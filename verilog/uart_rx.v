==> flow/design.v <==
module  uart_rx(
        input                   sclk                    ,
        input                   s_rst_n                 ,
        input                   rs232_rx                ,
        output  reg     [ 7:0]  rx_data                 ,
        output  reg             po_flag
);
localparam      BAUD_END        =       5207                    ;
localparam      BAUD_M          =       BAUD_END/2 - 1          ;
localparam      BIT_END         =       8                       ;
reg                             rx_r1                           ;
reg                             rx_r2                           ;
reg                             rx_r3                           ;
reg                             rx_flag                         ;
reg     [12:0]                  baud_cnt                        ;
reg                             bit_flag                        ;
reg     [ 3:0]                  bit_cnt                         ;
wire                            rx_neg                          ;
assign  rx_neg  =       ~rx_r2 & rx_r3;
always  @(posedge sclk) begin
        rx_r1   <=      rs232_rx;
        rx_r2   <=      rx_r1;
        rx_r3   <=      rx_r2;
end
always  @(posedge sclk or negedge s_rst_n) begin
        if(s_rst_n == 1'b0)
                rx_flag <=      1'b0;
        else if(rx_neg == 1'b1)
                rx_flag <=      1'b1;
        else if(bit_cnt == 'd0 && baud_cnt == BAUD_END)
                rx_flag <=      1'b0;
end
always  @(posedge sclk or negedge s_rst_n) begin
        if(s_rst_n == 1'b0)
                baud_cnt        <=      'd0;
        else if(baud_cnt == BAUD_END)
                baud_cnt        <=      'd0;
        else if(rx_flag == 1'b1)
                baud_cnt        <=      baud_cnt + 1'b1;
        else
                baud_cnt        <=      'd0;
end
always  @(posedge sclk or negedge s_rst_n) begin
        if(s_rst_n == 1'b0)
                bit_flag        <=      1'b0;
        else if(baud_cnt == BAUD_M)
                bit_flag        <=      1'b1;
        else
                bit_flag        <=      1'b0;
end
always  @(posedge sclk or negedge s_rst_n) begin
        if(s_rst_n == 1'b0)
                bit_cnt <=      'd0;
        else if(bit_flag == 1'b1 && bit_cnt == BIT_END) 
                bit_cnt <=      'd0;
        else if(bit_flag == 1'b1)
                bit_cnt <=      bit_cnt + 1'b1;
end
always  @(posedge sclk or negedge s_rst_n) begin
        if(s_rst_n == 1'b0)
                rx_data <=      'd0;
        else if(bit_flag == 1'b1 && bit_cnt >= 'd1)
                rx_data <=      {rx_r2, rx_data[7:1]};
end
always  @(posedge sclk or negedge s_rst_n) begin
        if(s_rst_n == 1'b0)
                po_flag <=      1'b0;
        else if(bit_cnt == BIT_END && bit_flag == 1'b1)
                po_flag <=      1'b1;
        else
                po_flag <=      1'b0;
end
endmodule
Tool chain data of uart_rx
What the tools print for uart_rx, step after step.
Line numbers count from 1 in the design file above.
{"block": "setup", "top_module": "uart_rx", "clk_port": "sclk", "library": "sky130hd", "pvt_corner": "tt_025C_1v80"}

Word-level counts
Source: Yosys, flattened and elaborated, memories not mapped. Widths are those after wreduce. Registers that Yosys merges into a memory's read port (data or address) are not register bits. Print and check cells do not count. Equal cells are merged and count once.
{"block": "classes", "addsub": 2, "compare": 1, "n_eq": 3, "n_mux": 8, "bitwise": 2, "n_reduce_logical": 6}
{"block": "op_table", "op": "2-to-1 mux 13 bit", "n": 2}
{"block": "op_table", "op": "adder 13 x 1 -> 13 bit (second input constant)", "n": 1}
{"block": "op_table", "op": "equality test 13 x 12 -> 1 bit (second input constant)", "n": 1}
{"block": "op_table", "op": "equality test 13 bit (second input constant)", "n": 1}
{"block": "op_table", "op": "2-to-1 mux 4 bit", "n": 2}
{"block": "op_table", "op": "nonzero test 2 bit", "n": 2}
{"block": "op_table", "op": "adder 4 x 1 -> 4 bit (second input constant)", "n": 1}
{"block": "op_table", "op": ">= comparator 4 x 1 -> 1 bit (second input constant)", "n": 1}
{"block": "op_table", "op": "equality test 4 bit (second input constant)", "n": 1}
{"block": "op_table", "op": "logical NOT 4 bit", "n": 1}
{"block": "op_table", "op": "2-to-1 mux 1 bit", "n": 4}
{"block": "op_table", "op": "logical AND 1 bit", "n": 3}
{"block": "op_table", "op": "AND 1 bit", "n": 1}
{"block": "op_table", "op": "NOT 1 bit", "n": 1}
{"block": "word_totals", "regBits": 31, "in_bits": 3, "out_inout_bits": 9, "elab_cells": 31}

Longest topological paths
Longest topological path by Yosys (ltp), each cell counted once; first at word level (registers and memories cut), then after technology mapping (sequential cells cut; the memories' decode and read muxes count).
{"block": "logic_depth", "word_depth": 4, "abc_area": 0, "ltp_mapped": 5, "mapped_depth_nobuf": 5}

After synthesis
The flow's flattened synthesis, as Yosys stat reports it; memories are mapped. The netlist is that of the ABC_AREA named above (0 if unset); the other value can give another one.
The area totals of this step are shown rounded.
{"block": "types", "cell": "sky130_fd_sc_hd__dfrtp_1", "n": 28, "type_area_um2": 700.672}
{"block": "types", "cell": "sky130_fd_sc_hd__mux2_2", "n": 9, "type_area_um2": 101.347}
{"block": "types", "cell": "sky130_fd_sc_hd__ha_1", "n": 5, "type_area_um2": 62.56}
{"block": "types", "cell": "sky130_fd_sc_hd__dfxtp_1", "n": 3, "type_area_um2": 60.058}
{"block": "types", "cell": "sky130_fd_sc_hd__a21oi_1", "n": 8, "type_area_um2": 40.038}
{"block": "types", "cell": "sky130_fd_sc_hd__o21ai_0", "n": 8, "type_area_um2": 40.038}
{"block": "types", "cell": "sky130_fd_sc_hd__nand2_1", "n": 8, "type_area_um2": 30.029}
{"block": "types", "cell": "sky130_fd_sc_hd__or4_1", "n": 4, "type_area_um2": 30.029}
{"block": "types", "cell": "sky130_fd_sc_hd__nand4_1", "n": 4, "type_area_um2": 25.024}
{"block": "types", "cell": "sky130_fd_sc_hd__or3_1", "n": 4, "type_area_um2": 25.024}
{"block": "types", "cell": "sky130_fd_sc_hd__and4b_1", "n": 2, "type_area_um2": 20.019}
{"block": "types", "cell": "sky130_fd_sc_hd__nand3_1", "n": 4, "type_area_um2": 20.019}
{"block": "types", "cell": "sky130_fd_sc_hd__inv_1", "n": 5, "type_area_um2": 18.768}
{"block": "types", "cell": "sky130_fd_sc_hd__nor2_1", "n": 5, "type_area_um2": 18.768}
{"block": "types", "cell": "sky130_fd_sc_hd__xor2_1", "n": 2, "type_area_um2": 17.517}
{"block": "types", "cell": "sky130_fd_sc_hd__a21o_1", "n": 2, "type_area_um2": 15.014}
{"block": "types", "cell": "sky130_fd_sc_hd__buf_4", "n": 2, "type_area_um2": 15.014}
{"block": "types", "cell": "sky130_fd_sc_hd__o31ai_1", "n": 2, "type_area_um2": 15.014}
Other cell types: 19; their cells: 19.
{"block": "mapped", "cell_count": 124, "area_um2": 1420, "seq_area_um2": 761, "ff_cells": 31, "n_buf": 3}

Path before layout
Path of least setup slack by OpenSTA after synthesis, without wires, with an ideal clock, recovery checks aside; 20% of the period is set as input and as output delay. Where synthesis merged equal registers, the netlist keeps one of their names.
{"block": "synth_timing", "kind": "register to register", "from": "register bit_cnt[0]", "to": "register rx_data[0]", "period_ps": 2570, "setup_ps": 125, "t_first_pin_ps": 0, "arrival_time_ps": 1767, "required_time_ps": 2445, "slack_ps": 678, "delay_ps": 1892, "driving_pins": 6, "path_buffers": 0, "synth_period_reached_ps": 1892}
"delay_ps" = arrival - input delay + setup time.
"driving_pins" counts driving pins, that of a launching flip-flop among them; a cell with two outputs on the path counts twice.
"synth_period_reached_ps" = period - worst setup slack (recovery checks aside). The figure is calculated, with input and output delays left at 20% of the set period.
Between the ends stands the longest chain of elaborated cells between them, by number of cells; it is not shown to be the way that was timed. Of several equally long chains one is given.
Each line given opens the expression or statement behind the cell; cells for indexed reads and writes are added by Yosys, which also makes memories of some case tables.
At most two assigning lines are given for a register; there are more.
{"block": "synth_via", "cell_sequence": "sky130_fd_sc_hd__dfrtp_1 -> sky130_fd_sc_hd__inv_1 -> sky130_fd_sc_hd__ha_1 -> sky130_fd_sc_hd__or3b_2 -> sky130_fd_sc_hd__o21ai_2 -> sky130_fd_sc_hd__mux2_2", "elab_chain_cells": 2, "cone_cells": 2, "lines_between": 1, "cone_classes": "1 x compare; 1 x reduce/logical"}
{"block": "synth_rtl", "item": "start: declaration", "line_no": 17, "rtl": "reg     [ 3:0]                  bit_cnt                         ;"}
{"block": "synth_rtl", "item": "start: assignment", "line_no": 53, "rtl": "bit_cnt <=      'd0;"}
{"block": "synth_rtl", "item": "start: assignment", "line_no": 57, "rtl": "bit_cnt <=      bit_cnt + 1'b1;"}
{"block": "synth_rtl", "item": ">= comparator 4 x 1 -> 1 bit", "line_no": 62, "rtl": "else if(bit_flag == 1'b1 && bit_cnt >= 'd1)"}
{"block": "synth_rtl", "item": "logical AND 1 bit", "line_no": 62}
{"block": "synth_rtl", "item": "end: assignment", "line_no": 61, "rtl": "rx_data <=      'd0;"}
{"block": "synth_rtl", "item": "end: assignment", "line_no": 63, "rtl": "rx_data <=      {rx_r2, rx_data[7:1]};"}
{"block": "synth_rtl", "item": "end: declaration", "line_no": 5, "rtl": "output  reg     [ 7:0]  rx_data                 ,"}

Path in the finished layout
Path of least setup slack in the final report of entry A (OpenROAD, finished layout, wires in). Where an end is a register, its clock arrival counts in the times.
The path's times are printed in steps of 10 ps; the period is the one set.
{"block": "layout_timing", "kind": "register to register", "from": "register bit_cnt[1]", "to": "register rx_data[6]", "period_ps": 1560, "setup_ps": 110, "t_first_pin_ps": 330, "arrival_time_ps": 1970, "required_time_ps": 1770, "slack_ps": -190, "driving_pins": 7, "path_buffers": 1}
Between the ends stands the longest chain of elaborated cells between them, by number of cells; it is not shown to be the way that was timed. Of several equally long chains one is given.
At most two assigning lines are given for a register; there are more.
{"block": "layout_via", "cell_sequence": "sky130_fd_sc_hd__dfrtp_1 -> sky130_fd_sc_hd__inv_2 -> sky130_fd_sc_hd__ha_4 -> sky130_fd_sc_hd__or3b_4 -> sky130_fd_sc_hd__o21ai_4 -> sky130_fd_sc_hd__buf_12 -> sky130_fd_sc_hd__mux2_4", "elab_chain_cells": 2, "cone_cells": 2, "lines_between": 1, "cone_classes": "1 x compare; 1 x reduce/logical"}
{"block": "layout_rtl", "item": "start: declaration", "line_no": 17, "rtl": "reg     [ 3:0]                  bit_cnt                         ;"}
{"block": "layout_rtl", "item": "start: assignment", "line_no": 53, "rtl": "bit_cnt <=      'd0;"}
{"block": "layout_rtl", "item": "start: assignment", "line_no": 57, "rtl": "bit_cnt <=      bit_cnt + 1'b1;"}
{"block": "layout_rtl", "item": ">= comparator 4 x 1 -> 1 bit", "line_no": 62, "rtl": "else if(bit_flag == 1'b1 && bit_cnt >= 'd1)"}
{"block": "layout_rtl", "item": "logical AND 1 bit", "line_no": 62}
{"block": "layout_rtl", "item": "end: assignment", "line_no": 61, "rtl": "rx_data <=      'd0;"}
{"block": "layout_rtl", "item": "end: assignment", "line_no": 63, "rtl": "rx_data <=      {rx_r2, rx_data[7:1]};"}
{"block": "layout_rtl", "item": "end: declaration", "line_no": 5, "rtl": "output  reg     [ 7:0]  rx_data                 ,"}

==> runs of uart_rx <==
Measured data: module uart_rx, platform sky130hd, 2 stored runs of the flow under differing settings, order arbitrary. Input and output delays are each 20% of the period that was set; the output load is 0.01 pF.
By "period_reached_ps" is meant the clock period of the run minus its worst setup slack. This is arithmetic on one report: input and output delays are still those of the set period (20% each).
"worst_setup_path_time_ps" is the time allowed to the run's worst setup path (the clock period less input and output delay, where it has them) less its slack. Clock arrival times count: a late capture clock shortens it, a late launch clock lengthens it.
By "fin_power_mw" is meant OpenSTA's value without simulated activity: inputs other than the clock are taken to toggle once in ten clock periods, and the tool carries that through the logic.
"worst_setup_path_time_ps" is given in steps of 10 ps.
The measured numbers are rounded.

{"run": "entry A", "settings": { "period_ns": 1.56, "CAP_MARGIN": 20, "CORE_MARGIN": 2, "CORE_UTILIZATION": 40, "SLEW_MARGIN": 20 }, "results": { "finalCellArea_um2": 1980, "hold_worst_slack_ps": 340, "util_frac": 0.59, "period_reached_ps": 1753, "synthesis_area_um2": 1420, "worst_setup_slack_ps": -193, "worst_setup_path_time_ps": 1750, "worst_path_kind": "register to register", "tns_setup_ps": -1700, "fin_power_mw": 1.97, "design_die_area_um2": 4030 }}
{"run": "entry B", "settings": { "period_ns": 2.37, "CORE_UTILIZATION": 53, "SETUP_SLACK_MARGIN": 0.19, "PLACE_DENSITY_LB_ADDON": 0.04, "CORE_MARGIN": 6, "CELL_PAD_IN_SITES_DETAIL_PLACEMENT": 0, "GPL_ROUTABILITY_DRIVEN": 1, "CTS_CLUSTER_SIZE": 14, "CAP_MARGIN": 20, "SLEW_MARGIN": 20 }, "results": { "util_frac": 0.651, "tns_setup_ps": 0, "synthesis_area_um2": 1420, "fin_power_mw": 1.17, "finalCellArea_um2": 1630, "hold_worst_slack_ps": 342, "worst_setup_slack_ps": 341, "worst_setup_path_time_ps": 2030, "worst_path_kind": "register to register", "period_reached_ps": 2029, "design_die_area_um2": 4060 }}
