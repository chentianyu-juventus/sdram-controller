==> flow/design.v <==
module  uart_tx(
        input                   sclk                    ,
        input                   s_rst_n                 ,
        output  reg             rs232_tx                ,
        input                   rfifo_empty             ,
        output  reg             rfifo_rd_en             ,
        input           [ 7:0]  rfifo_rd_data           
);
localparam      BAUD_END        =       5207                    ;
localparam      BAUD_M          =       BAUD_END/2 - 1          ;
localparam      BIT_END         =       9                       ;
reg     [ 7:0]                  tx_data_r                       ;
reg                             tx_flag                         ;
reg     [12:0]                  baud_cnt                        ;
reg                             bit_flag                        ;
reg     [ 3:0]                  bit_cnt                         ;
wire                            tx_trig                         ;
reg                             tx_trig_r1                      ;
always  @(posedge sclk or negedge s_rst_n) begin
        if(s_rst_n == 1'b0)
                rfifo_rd_en     <=      1'b0;
        else if(rfifo_empty == 1'b0 && tx_flag == 1'b0 && rfifo_rd_en == 1'b0)
                rfifo_rd_en     <=      1'b1;
        else
                rfifo_rd_en     <=      1'b0;
end
always  @(posedge sclk) begin
        tx_trig_r1      <=      tx_trig;
end 
always  @(posedge sclk or negedge s_rst_n) begin
        if(s_rst_n == 1'b0)
                tx_data_r       <=      'd0;
        else if(tx_trig_r1 == 1'b1 && tx_flag == 1'b1)
                tx_data_r       <=      rfifo_rd_data;
end
always  @(posedge sclk or negedge s_rst_n) begin
        if(s_rst_n == 1'b0)
                tx_flag <=      1'b0;
        else if(tx_trig == 1'b1)
                tx_flag <=      1'b1;
        else if(bit_cnt == BIT_END && bit_flag == 1'b1)
                tx_flag <=      1'b0;
end
always  @(posedge sclk or negedge s_rst_n) begin
        if(s_rst_n == 1'b0)
                baud_cnt        <=      'd0;
        else if(baud_cnt == BAUD_END)
                baud_cnt        <=      'd0;
        else if(tx_flag == 1'b1)
                baud_cnt        <=      baud_cnt + 1'b1;
        else
                baud_cnt        <=      'd0;
end
always  @(posedge sclk or negedge s_rst_n) begin
        if(s_rst_n == 1'b0)
                bit_flag        <=      1'b0;
        else if(baud_cnt == BAUD_END)
                bit_flag        <=      1'b1;
        else
                bit_flag        <=      1'b0;
end
always  @(posedge sclk or negedge s_rst_n) begin
        if(s_rst_n == 1'b0)
                bit_cnt <=      'd0;
        else if(bit_flag == 1'b1 && bit_cnt == BIT_END)
                bit_cnt <=      'd0;
        else if(bit_flag == 1'b1)
                bit_cnt <=      bit_cnt + 1'b1;
end
always  @(posedge sclk or negedge s_rst_n) begin
        if(s_rst_n == 1'b0)
                rs232_tx        <=      1'b1;
        else if(tx_flag == 1'b1)
                case(bit_cnt)
                        0:      rs232_tx        <=      1'b0;            
                        1:      rs232_tx        <=      tx_data_r[0];
                        2:      rs232_tx        <=      tx_data_r[1];
                        3:      rs232_tx        <=      tx_data_r[2];
                        4:      rs232_tx        <=      tx_data_r[3];
                        5:      rs232_tx        <=      tx_data_r[4];
                        6:      rs232_tx        <=      tx_data_r[5];
                        7:      rs232_tx        <=      tx_data_r[6];
                        8:      rs232_tx        <=      tx_data_r[7];  
                        default:rs232_tx        <=      1'b1;
                endcase
        else
                rs232_tx        <=      1'b1;
end
assign  tx_trig =       rfifo_rd_en;
endmodule
---- From RTL to reports: uart_tx ----
Tool output for the design above, in the order of the flow.
Line numbers count from 1 in the design file above.
Not given: -
inputs
  design top .............................. uart_tx
  clock ................................... sclk
  standard-cell library ................... sky130hd
  library corner .......................... tt_025C_1v80

---- After elaboration ----
Counts by Yosys on the flattened word-level netlist (proc, flatten, opt, wreduce; memories kept). Register bits leave out memories and registers merged into their read ports (data or address). Print and check cells are left out. Cells with the same type and inputs are merged into one.
operators by class
  eq/ne operators ......................... 10
  reduce/logical cells .................... 7
  $add $sub $neg .......................... 2
  bitwise gates (word level) .............. 3
  muxes and demuxes ....................... 10
operator list
  cell                                                  number
  two-way mux 13 bit                                    2
  equality test 4 x 3 -> 1 bit (second input constant)  4
  adder 13 x 1 -> 13 bit (second input constant)        1
  equality test 13 bit (second input constant)          1
  parallel mux 1 bit (select 9 bit)                     1
  equality test 4 x 2 -> 1 bit (second input constant)  2
  equality test 4 bit (second input constant)           2
  two-way mux 4 bit                                     2
  two-way mux 1 bit                                     5
  logical AND 1 bit                                     4
  nonzero test 2 bit                                    2
  adder 4 x 1 -> 4 bit (second input constant)          1
  equality test 4 x 1 -> 1 bit (second input constant)  1
  zero test 4 bit                                       1
  NOT 1 bit                                             3
bit counts
  output and inout port bits .............. 2
  word-level cells ........................ 40
  bits in registers ....................... 30
  bits of input ports ..................... 11

---- Longest topological paths ----
Yosys ltp: most cells in a row. Word level: on the elaborated netlist, between registers, memories and ports. Mapped: between sequential cells and ports; inverters and the memories' decode and read muxes count.
logic depth
  depth after elaboration ................. 4
  ABC_AREA ................................ 0
  mapped depth ............................ 5
  depth with buffers taken out ............ 5

---- Mapped cells and area ----
The flow's flattened synthesis, as Yosys stat reports it; memories are mapped. The netlist is that of the ABC_AREA named above (0 if unset); the other value can give another one.
The area totals of this step are shown rounded.
synthesis totals
  buffer cells ............................ 3
  flip-flop cells ......................... 30
  chip area (Yosys) ....................... 0.00142 mm^2
  area of sequential cells ................ 0.000747 mm^2
  standard cells after synthesis .......... 126
cell types
  cell type                   number  area in all (um^2)
  sky130_fd_sc_hd__dfrtp_1    28      700.672
  sky130_fd_sc_hd__mux2_2     8       90.086
  sky130_fd_sc_hd__ha_1       5       62.56
  sky130_fd_sc_hd__nand2_1    10      37.536
  sky130_fd_sc_hd__o21ai_0    7       35.034
  sky130_fd_sc_hd__nand4bb_1  3       33.782
  sky130_fd_sc_hd__a21oi_1    6       30.029
  sky130_fd_sc_hd__o31ai_1    4       30.029
  sky130_fd_sc_hd__dfstp_2    1       26.275
  sky130_fd_sc_hd__xor2_1     3       26.275
  sky130_fd_sc_hd__nand3_1    5       25.024
  sky130_fd_sc_hd__or3_1      4       25.024
  sky130_fd_sc_hd__dfxtp_1    1       20.019
  sky130_fd_sc_hd__nor2_1     5       18.768
  sky130_fd_sc_hd__a21o_1     2       15.014
  sky130_fd_sc_hd__inv_1      4       15.014
  sky130_fd_sc_hd__nor3_1     3       15.014
  sky130_fd_sc_hd__or4_1      2       15.014
Not listed: further types 24, cells in them 25.

---- Worst setup path after synthesis ----
Path of least setup slack by OpenSTA after synthesis, without wires, with an ideal clock, recovery checks aside; 20% of the period is set as input and as output delay. Where synthesis merged equal registers, the netlist keeps one of their names.
timing path after synthesis
  path kind ............................... register to register
  from .................................... register bit_cnt[0]
  to ...................................... register rs232_tx
  launch time at the first pin ............ 0 ps
  delay of the path ....................... 1419 ps
  setup time .............................. 86 ps
  arrival ................................. 1333 ps
  path buffers ............................ 0
  stages on the path ...................... 6
  clock period ............................ 2060 ps
  setup slack ............................. 641 ps
  required time ........................... 1974 ps
  synthesis period reached ................ 1419 ps
"delay of the path" = arrival - input delay + setup time.
"stages on the path" counts driving pins, that of a launching flip-flop among them; a cell with two outputs on the path counts twice.
"synthesis period reached" is the clock period less the worst setup slack; recovery checks do not enter. This is arithmetic on one report: input and output delays are still those of the set period (20% each).
Between the ends stands the longest chain of elaborated cells between them, by number of cells; it is not shown to be the way that was timed. Of several equally long chains one is given.
Each line given opens the expression or statement behind the cell; cells for indexed reads and writes are added by Yosys, which also makes memories of some case tables.
A register here has more assigning lines than the two given.
on the way, after synthesis
  cell sequence ........................... sky130_fd_sc_hd__dfrtp_1 sky130_fd_sc_hd__inv_1 sky130_fd_sc_hd__ha_1 sky130_fd_sc_hd__inv_1 sky130_fd_sc_hd__o31a_1 sky130_fd_sc_hd__a2111o_1
  length of the longest elaborated chain .. 3
  elaborated cells on any way between the ends .. 11
  RTL lines with such cells ............... 2
  classes of those cells .................. eq/ne (8); mux (2); reduce/logical (1)
ends and longest elaborated chain, after synthesis
  what                               line  text
  start, declared                    16    reg     [ 3:0]                  bit_cnt                         ;
  start, assigned                    64    bit_cnt <=      'd0;
  start, assigned                    68    bit_cnt <=      bit_cnt + 1'b1;
  equality test 4 bit                74    case(bit_cnt)
  parallel mux 1 bit (select 9 bit)  74
  two-way mux 1 bit                  73    else if(tx_flag == 1'b1)
  end, assigned                      76    1:      rs232_tx        <=      tx_data_r[0];
  end, assigned                      77    2:      rs232_tx        <=      tx_data_r[1];
  end, declared                      4     output  reg             rs232_tx                ,

---- Path in the finished layout ----
From the final timing report of stored run 1: the path of least setup slack in the routed layout; clock arrival at registers is part of the times.
The report prints the path's times to 10 ps; the period is as set.
timing path post-layout
  path kind ............................... register to output
  from .................................... register rs232_tx
  to ...................................... output rs232_tx
  arrival ................................. 1360 ps
  setup slack ............................. 710 ps
  output delay ............................ 520 ps
  clock period ............................ 2580 ps
  stages on the path ...................... 2
  launch time at the first pin ............ 310 ps
  path buffers ............................ 1
  required time ........................... 2060 ps
A register here has more assigning lines than the two given.
on the way, post-layout
  cell sequence ........................... sky130_fd_sc_hd__dfstp_2 sky130_fd_sc_hd__clkdlybuf4s50_1
  length of the longest elaborated chain .. 0
  elaborated cells on any way between the ends .. 0
  RTL lines with such cells ............... 0
ends and longest elaborated chain, post-layout
  what             line  text
  start, declared  4     output  reg             rs232_tx                ,
  start, assigned  76    1:      rs232_tx        <=      tx_data_r[0];
  start, assigned  77    2:      rs232_tx        <=      tx_data_r[1];
  end, declared    4

Settings and measured results of 2 stored flow runs for module uart_tx (sky130hd), not sorted in any way. The constraints put input and output delay at 20% of the set period each and load the outputs with 0.01 pF.
The measured numbers are rounded.

---- stored run 1 ----
settings
  period_ns = 2.58
  CORE_UTILIZATION = 46
  TNS_END_PERCENT = 50
  GPL_TIMING_DRIVEN = 1
  CTS_CLUSTER_SIZE = 45
  SLEW_MARGIN = 0
  MIN_ROUTING_LAYER = met1
  CAP_MARGIN = 20
  CORE_MARGIN = 2
results
  final design utilization ................ 54.2 %
  mapped cell area after synthesis ........ 0.00142 mm^2
  area inside the die boundary ............ 0.00356 mm^2
  worst setup slack after layout .......... 705 ps

---- stored run 2 ----
settings
  period_ns = 2.01
  CORE_UTILIZATION = 58
  SETUP_SLACK_MARGIN = 0.43
  PLACE_DENSITY_LB_ADDON = 0.2
  GPL_TIMING_DRIVEN = 0
  CAP_MARGIN = 20
  CORE_MARGIN = 2
  SLEW_MARGIN = 20
results
  final design utilization ................ 73.3 %
  mapped cell area after synthesis ........ 0.00142 mm^2
  area inside the die boundary ............ 0.00287 mm^2
  worst setup slack after layout .......... 501 ps
